==> flow/design.v <==
module cpu_axi_interface(
    input         clk,
    input         resetn,
    input         inst_req,                     
    input         inst_wr,
    input  [1 :0] inst_size,                     
    input  [31:0] inst_addr,
    input  [31:0] inst_wdata,
    output        inst_addr_ok,
    output        inst_data_ok,
    output [31:0] inst_rdata,
    input         data_req,
    input         data_wr,
    input  [1 :0] data_size,
    input  [31:0] data_addr,
    input  [31:0] data_wdata,
    input  [3 :0] data_wstrb,
    output        data_addr_ok,
    output        data_data_ok,
    output [31:0] data_rdata,
    output [3 :0] arid,                          
    output [31:0] araddr,
    output [7 :0] arlen,                         
    output [2 :0] arsize,
    output [1 :0] arburst,                       
    output [1 :0] arlock,                        
    output [3 :0] arcache,                       
    output [2 :0] arprot,                        
    output        arvalid,                       
    input         arready,                       
    input  [3 :0] rid,                           
    input  [31:0] rdata,
    input  [1 :0] rresp,                         
    input         rlast,                         
    input         rvalid,                        
    output        rready,                        
    output [3 :0] awid,                          
    output [31:0] awaddr,
    output [7 :0] awlen,                         
    output [2 :0] awsize,
    output [1 :0] awburst,                       
    output [1 :0] awlock,                        
    output [3 :0] awcache,                       
    output [2 :0] awprot,                        
    output        awvalid,                       
    input         awready,                       
    output [3 :0] wid,                           
    output [31:0] wdata,
    output [3 :0] wstrb,                         
    output        wlast,                         
    output        wvalid,                        
    input         wready,                        
    input  [3 :0] bid,                           
    input  [1 :0] bresp,                         
    input         bvalid,                        
    output        bready                         
);
assign arlen = 8'd0;
assign arburst = 2'b01;
assign arlock = 2'd0;
assign arcache = 4'd0;
assign arprot = 3'd0;
assign awid = 4'd1;
assign awlen = 8'd0;
assign awburst = 2'b01;
assign awlock = 2'd0;
assign awcache = 4'd0;
assign awprot = 3'd0;
assign wid = 4'd1;
assign wlast = 1'd1;
reg [1 :0] inst_rd_size,data_rd_size,data_wt_size;
reg [31:0] inst_rd_addr,data_rd_addr,data_wt_addr;
reg [31:0] data_rd_rdata,data_wt_wdata;
reg [3 :0] data_wt_strb;
always @(posedge clk)
begin
    if(!resetn)
    begin
        inst_rd_size <= 2'd0;
        inst_rd_addr <= 32'd0;
    end
    else if (inst_addr_ok) 
    begin
        inst_rd_size <= inst_size;
        inst_rd_addr <= inst_addr;
    end
end
assign inst_addr_ok = inst_req && !inst_wr && (!axi_inst_rd) && !axi_data_wt;
always@(posedge clk)
begin
    if(!resetn)
    begin
        data_rd_size <= 2'd0;
        data_rd_addr <= 32'd0;
    end
    else if (data_rd_addr_ok) 
    begin
        data_rd_size <= data_size;
        data_rd_addr <= data_addr;
    end
    if(!resetn)
    begin
        data_rd_rdata <= 32'd0;
    end
    else if (rready && rvalid && arid == 4'd1)
    begin
        data_rd_rdata <= rdata;
    end
    if(!resetn)
    begin
        data_wt_size <= 2'd0;
        data_wt_addr <= 32'd0;
        data_wt_wdata <= 32'd0;
        data_wt_size <= 4'd0;
    end
    else if (data_wt_addr_ok) 
    begin
        data_wt_size <= data_size;
        data_wt_addr <= data_addr;
        data_wt_wdata <= data_wdata;
        data_wt_strb <= data_wstrb;
    end
end
wire data_rd_addr_ok,data_wt_addr_ok;
assign data_rd_addr_ok = (data_req && !data_wr && !axi_data_rd && !axi_data_wt); 
assign data_wt_addr_ok = (data_req && data_wr && !axi_data_wt && !axi_data_rd); 
assign data_addr_ok = (data_rd_addr_ok )|| (data_wt_addr_ok);
reg inst_rd_req,inst_rd_rsv_wait,inst_wt_req,inst_wt_sd_wait,inst_wt_rsv_wait;
reg data_rd_req,data_rd_rsv_wait,data_wt_req,data_wt_sd_wait,data_wt_rsv_wait;
always @(posedge clk)
begin
    if(!resetn)
    begin
        inst_rd_req <= 1'd0;
    end    
    else if (arvalid && arready && (arid == 4'd0))
    begin
        inst_rd_req <= 1'd0;
    end
    else if (inst_addr_ok)
    begin
        inst_rd_req <= 1'd1;
    end
    if(!resetn)
    begin
        inst_rd_rsv_wait <= 1'd0;
    end 
    else if (rready && rvalid && (rid == 4'd0))
    begin
        inst_rd_rsv_wait <= 1'd0;
    end  
    else if (arvalid && arready && (arid == 4'd0))
    begin
        inst_rd_rsv_wait <= 1'd1;
    end
end
always @(posedge clk)
begin
    if(!resetn)
    begin
        data_rd_req <= 1'd0;
    end
    else if (arvalid && arready && (arid == 4'd1)) 
    begin
        data_rd_req <= 1'd0;
    end
    else if (data_rd_addr_ok) 
    begin
        data_rd_req <= 1'd1;
    end
    if(!resetn)
    begin
        data_rd_rsv_wait <= 1'd0;
    end    
    else if (rready && rvalid && (rid == 4'd1))
    begin
        data_rd_rsv_wait <= 1'd0;
    end  
    else if (arvalid && arready && (arid == 4'd1))
    begin
        data_rd_rsv_wait <= 1'd1;
    end
end
always@(posedge clk)
begin
    if(!resetn)
    begin
        data_wt_req <= 1'd0;
    end
    else if (awvalid && awready)
    begin
        data_wt_req <= 1'd0;
    end
    else if (data_wt_addr_ok) 
    begin
        data_wt_req <= 1'd1;
    end
    if(!resetn)
    begin
        data_wt_sd_wait <= 1'd0;
    end   
    else if (wvalid && wready)
    begin
        data_wt_sd_wait <= 1'd0;
    end
    else if (awvalid && awready)
    begin
        data_wt_sd_wait <= 1'd1;
    end
    if(!resetn)
    begin
        data_wt_rsv_wait <= 1'd0;
    end
    else if (bready && bvalid)
    begin
        data_wt_rsv_wait <= 1'd0;
    end
    else if (wready && wvalid)
    begin
        data_wt_rsv_wait <= 1'd1;
    end
end
wire axi_rd_req,axi_rd_wait,axi_wt_req,axi_wt_wait;
wire axi_rd,axi_wt;
wire axi_inst_rd,axi_data_rd,axi_data_wt;
assign axi_rd_req = inst_rd_req || data_rd_req;
assign axi_rd_wait = inst_rd_rsv_wait || data_rd_rsv_wait;
assign axi_rd = axi_rd_req || axi_rd_wait;
assign axi_wt_req = data_wt_req;
assign axi_wt_wait = data_wt_sd_wait || data_wt_rsv_wait;
assign axi_wt = axi_wt_req || axi_wt_wait; 
assign axi_inst_rd = inst_rd_req || inst_rd_rsv_wait; 
assign axi_data_rd = data_rd_req || data_rd_rsv_wait; 
assign axi_data_wt = data_wt_req || data_wt_sd_wait || data_wt_rsv_wait; 
assign arid = (data_rd_req) ? 4'd1 : 
              (inst_rd_req) ? 4'd0 :
                                    4'd0;
assign araddr = (data_rd_req) ? data_rd_addr : 
                (inst_rd_req) ? inst_rd_addr : 
                                                32'd0;
assign arsize = (data_rd_req && data_rd_size == 2'd0) ? 3'd1 :
                (data_rd_req && data_rd_size == 2'd1) ? 3'd2 :
                (data_rd_req && data_rd_size == 2'd2) ? 3'd4 :
                (inst_rd_req && inst_rd_size == 2'd2) ? 3'd4 :
                                                               3'd0;
reg reg_arvalid;
assign arvalid = reg_arvalid;
always@(posedge clk)
begin
    if(!resetn)
    begin
        reg_arvalid <= 1'd0;
    end    
    else if (arvalid && arready)
    begin
        reg_arvalid <= 1'd0;
    end
    else if (axi_rd_req) 
    begin
        reg_arvalid <= 1'd1;
    end
end
reg reg_rready;
assign rready = 1'd1;
assign awaddr = (data_wt_req) ? data_wt_addr : 32'd0;
assign awsize = (data_wt_req && data_wt_size == 2'd0) ? 3'd1 :
                (data_wt_req && data_wt_size == 2'd1) ? 3'd2 :
                (data_wt_req && data_wt_size == 2'd2) ? 3'd4 :
                                                               3'd0;              
reg reg_awvalid;
assign awvalid = reg_awvalid;
always@(posedge clk)
begin
    if (!resetn)
    begin
        reg_awvalid <= 1'd0;
    end    
    else if (awready && awvalid)
    begin
        reg_awvalid <= 1'd0;
    end
    else if (axi_wt_req) 
    begin
        reg_awvalid <= 1'd1;
    end
end
assign wdata = {32{data_wt_sd_wait}} & data_wt_wdata; 
assign wstrb = data_wt_strb;
reg reg_wvalid;
assign wvalid = reg_wvalid;
always@(posedge clk)
begin
    if(!resetn)
    begin
        reg_wvalid <= 1'd0;
    end    
    else if (wready && wvalid)
    begin
        reg_wvalid <= 1'd0;
    end
    else if (awready && awvalid)  
    begin
        reg_wvalid <= 1'd1;
    end
end
reg reg_bready;
assign bready = 1'd1;
wire inst_rd_ok;
assign inst_rd_ok = (rready && rvalid && rid == 4'd0);
assign inst_data_ok = inst_rd_ok;
assign inst_rdata = {32{inst_rd_ok}} & rdata;
wire data_rd_ok,data_wt_ok;
assign data_rd_ok = (rready && rvalid && rid == 4'd1);
assign data_wt_ok = (bready && bvalid);
assign data_data_ok = data_rd_ok || data_wt_ok;
assign data_rdata = ({32{data_rd_ok}} & rdata);
endmodule
== From RTL to reports: cpu_axi_interface ==
What the tools print for cpu_axi_interface, step after step.
Lines are those of the file above, counted from 1.
Operators: Yosys type, input widths -> output width; for muxes data width and select width s.
Library cell names are shortened.
The mark - stands for no value.

* Top module: cpu_axi_interface
* Clock: clk
* Cell library: sky130hd
* Library corner: tt_025C_1v80

== Word level ==
Counts by Yosys on the flattened word-level netlist (proc, flatten, opt, wreduce; memories kept). Register bits leave out memories and registers merged into their read ports (data or address); mux counts leave out enables and synchronous resets folded into registers. Print and check cells are left out. Cells with the same type and inputs are merged into one.

* Flip-flop bits (word level): 147
* Bits in latches: 0
* Memory bits (writable): 0
* Memory bits (read-only): 0
* Word width x clocked read ports: 0
* Memories: 0
* Input port bits: 192
* Output and inout port bits: 230
* Word-level cells: 87

* Add/subtract/negate cells: 0
* Multipliers: 0
* Divide/modulo/power cells: 0
* $lt $le $gt $ge: 0
* Equality and inequality tests: 7
* Shifts and indexed selects: 0
* Mux-type cells: 11
* Bitwise operators: 4
* Reduce/logical cells: 48

{| class="wikitable"
|+ Operators by type and width
! operator !! count
|-
| $and 32x32->32 || 3
|-
| $mux 32 || 3
|-
| $logic_and 1x1->1 || 23
|-
| $mux 3 || 7
|-
| $reduce_or 2->1 || 8
|-
| $eq 4x1->1 const B || 2
|-
| $logic_not 4->1 || 2
|-
| $logic_or 1x1->1 || 7
|-
| $eq 2x2->1 const B || 3
|-
| $logic_not 1->1 || 5
|-
| $eq 2x1->1 const B || 2
|-
| $logic_not 2->1 || 2
|-
| $reduce_and 2->1 || 1
|-
| $not 1->1 || 1
|-
| $mux 1 || 1
|}

== Longest topological paths ==
Yosys ltp: most cells in a row. Word level: on the elaborated netlist, between registers, memories and ports. Mapped: between sequential cells and ports; inverters and the memories' decode and read muxes count.

* Word-level depth: 6
* ABC_AREA: 0
* Depth in mapped cells: 6
* Depth with buffers taken out: 3

== After synthesis ==
Yosys stat after the flow's synthesis: flattened, memories mapped to cells. It holds for the ABC_AREA given above (unset counts as 0); a run with the other value may have another netlist.
The area totals of this step are shown rounded.

{| class="wikitable"
|+ Cell types
! cell !! count !! total area (um2)
|-
| dfxtp_1 || 143 || 2.86E+03
|-
| mux2i_1 || 134 || 1.34E+03
|-
| nand2_1 || 302 || 1.13E+03
|-
| and2_1 || 97 || 606.832
|-
| buf_4 || 57 || 427.91
|-
| and3_1 || 33 || 206.448
|-
| clkbuf_1 || 52 || 195.187
|-
| o21ai_0 || 33 || 165.158
|-
| edfxtp_1 || 4 || 120.115
|-
| buf_12 || 4 || 80.077
|-
| buf_6 || 3 || 33.782
|-
| buf_2 || 5 || 25.024
|-
| nor4b_4 || 1 || 23.773
|-
| o21a_1 || 3 || 22.522
|-
| nor3_1 || 4 || 20.019
|-
| nor2_1 || 5 || 18.768
|-
| nor3_4 || 1 || 16.266
|-
| a21oi_1 || 3 || 15.014
|}

Not listed: further types 16, cells in them 20.

* Mapped cells: 904
* Chip area (Yosys): 7470 um2
* Sequential part of the area: 2980 um2
* Mapped flip-flops: 147

== Path before layout ==
Path of least setup slack by OpenSTA after synthesis, without wires, with an ideal clock, recovery checks aside; 20% of the period is set as input and as output delay. Where synthesis merged equal registers, the netlist keeps one of their names.

* Path kind: input-to-output
* From: in rid[3]
* To: out inst_rdata[10]
* Clock period: 2.88 ns
* Input delay: 0.576 ns
* Output delay: 0.576 ns
* Arrival: 1.541 ns
* Setup slack: 0.763 ns
* Path delay: 0.965 ns
* Stages on the path: 4
* Buffers on the path: 1
* Synthesis period reached: 2.117 ns

"path delay" is the arrival time less input delay plus setup time.
A path that ends at an output port has no setup time.
"stages on the path": output pins that drive a net of the path, with the launching flip-flop's if there is one; two outputs of one cell count as two.
"synthesis period reached" = period - worst setup slack (recovery checks aside). The figure is calculated, with input and output delays left at 20% of the set period.
The rows between start and end are the longest chain of elaborated cells between them; the timing report does not say that the signal goes this way. Where chains are equally long, one stands for them.
Each line given opens the expression or statement behind the cell; cells for indexed reads and writes are added by Yosys, which also makes memories of some case tables.

* Path through: nor4b_4 and2b_1 clkbuf_1 and2_1
* Cells in the longest elaborated chain: 3
* Elaborated cells on any way between the ends: 3

{| class="wikitable"
|+ RTL lines, path post-synthesis
! element !! RTL line !! text
|-
| start: declaration || 31 || <nowiki>input  [3 :0] rid,</nowiki>
|-
| $logic_not 4->1 || 309 || <nowiki>assign inst_rd_ok = (rready && rvalid && rid == 4'd0);</nowiki>
|-
| $logic_and 1x1->1 || 309 ||
|-
| $and 32x32->32 || 311 || <nowiki>assign inst_rdata = {32{inst_rd_ok}} & rdata;</nowiki>
|-
| end: declaration || 11 || <nowiki>output [31:0] inst_rdata,</nowiki>
|}

== Timing after layout ==
From the final timing report of flow run 1: the path of least setup slack in the routed layout; clock arrival at registers is part of the times.

* Path kind: reg-to-output
* From: reg data_rd_req
* To: out araddr[9]
* Clock period: 1.53 ns
* Output delay: 0.31 ns
* Arrival: 1.51 ns
* Setup slack: -0.28 ns
* Stages on the path: 6
* Buffers on the path: 4

The rows between start and end are the longest chain of elaborated cells between them; the timing report does not say that the signal goes this way. Where chains are equally long, one stands for them.
At most two assigning lines are given for a register; there are more.

* Path through: dfxtp_4 buf_12 buf_8 buf_16 o21ai_4 buf_6
* Cells in the longest elaborated chain: 1
* Elaborated cells on any way between the ends: 1
* Source lines of those cells: 1

{| class="wikitable"
|+ RTL lines, path post-layout
! element !! RTL line !! text
|-
| start: declaration || 129 || <nowiki>reg data_rd_req,data_rd_rsv_wait,data_wt_req,data_wt_sd_wait,data_wt_rsv_wait;</nowiki>
|-
| start: assignment || 161 || <nowiki>data_rd_req <= 1'd0;</nowiki>
|-
| start: assignment || 165 || <nowiki>data_rd_req <= 1'd0;</nowiki>
|-
| $mux 32 || 238 || <nowiki>assign araddr = (data_rd_req) ? data_rd_addr :</nowiki>
|-
| end: declaration || 22 || <nowiki>output [31:0] araddr,</nowiki>
|}

## Implementation results

cpu_axi_interface through Yosys and OpenROAD on sky130hd: 2 stored runs, unordered, with their settings and measured results. The constraints put input and output delay at 20% of the set period each and load the outputs with 0.01 pF.
"period reached" is the run's clock period less its worst setup slack. It is reckoned from that one timing run; input and output delays stay at 20% of the period that was set.
"worst path time" means the part of the period allowed to the worst setup path (the constraints hold back 20% at inputs and 20% at outputs) less its slack; where the path has registers, the arrival times of their clocks count too.
"total power of the final layout" rests on the timing tool's default activity at the inputs, not on a simulated workload.
Values from the reports are rounded here.

=== Flow run 1 ===
{| class="wikitable"
! Setting !! Value
|-
| period_ns || 1.53
|-
| CORE_UTILIZATION || 31
|-
| CORE_ASPECT_RATIO || 1.77
|-
| CELL_PAD_IN_SITES_DETAIL_PLACEMENT || 0
|-
| CAP_MARGIN || 20
|-
| CORE_MARGIN || 2
|-
| SLEW_MARGIN || 20
|-
! Result !! Value
|-
| Standard-cell area after layout || 14100 um2
|-
| Synthesized cell area || 7470 um2
|-
| Worst-case hold slack || 0.227 ns
|-
| Worst path time || 1.51 ns
|-
| Critical path type || reg-to-output
|-
| Period reached || 1.813 ns
|-
| Worst slack on setup checks || -0.283 ns
|-
| Die area || 25400 um2
|-
| Total power of the final layout || 11400 µW
|}

=== Flow run 2 ===
{| class="wikitable"
! Setting !! Value
|-
| period_ns || 1.93
|-
| CORE_UTILIZATION || 33
|-
| CORE_ASPECT_RATIO || 1.37
|-
| TNS_END_PERCENT || 5
|-
| CAP_MARGIN || 20
|-
| CORE_MARGIN || 2
|-
| SLEW_MARGIN || 20
|-
! Result !! Value
|-
| Standard-cell area after layout || 11500 um2
|-
| Synthesized cell area || 7470 um2
|-
| Worst-case hold slack || 0.293 ns
|-
| Worst path time || 1.23 ns
|-
| Critical path type || input-to-output
|-
| Period reached || 2.000 ns
|-
| Worst slack on setup checks || -0.070 ns
|-
| Die area || 23900 um2
|-
| Total power of the final layout || 8010 µW
|}
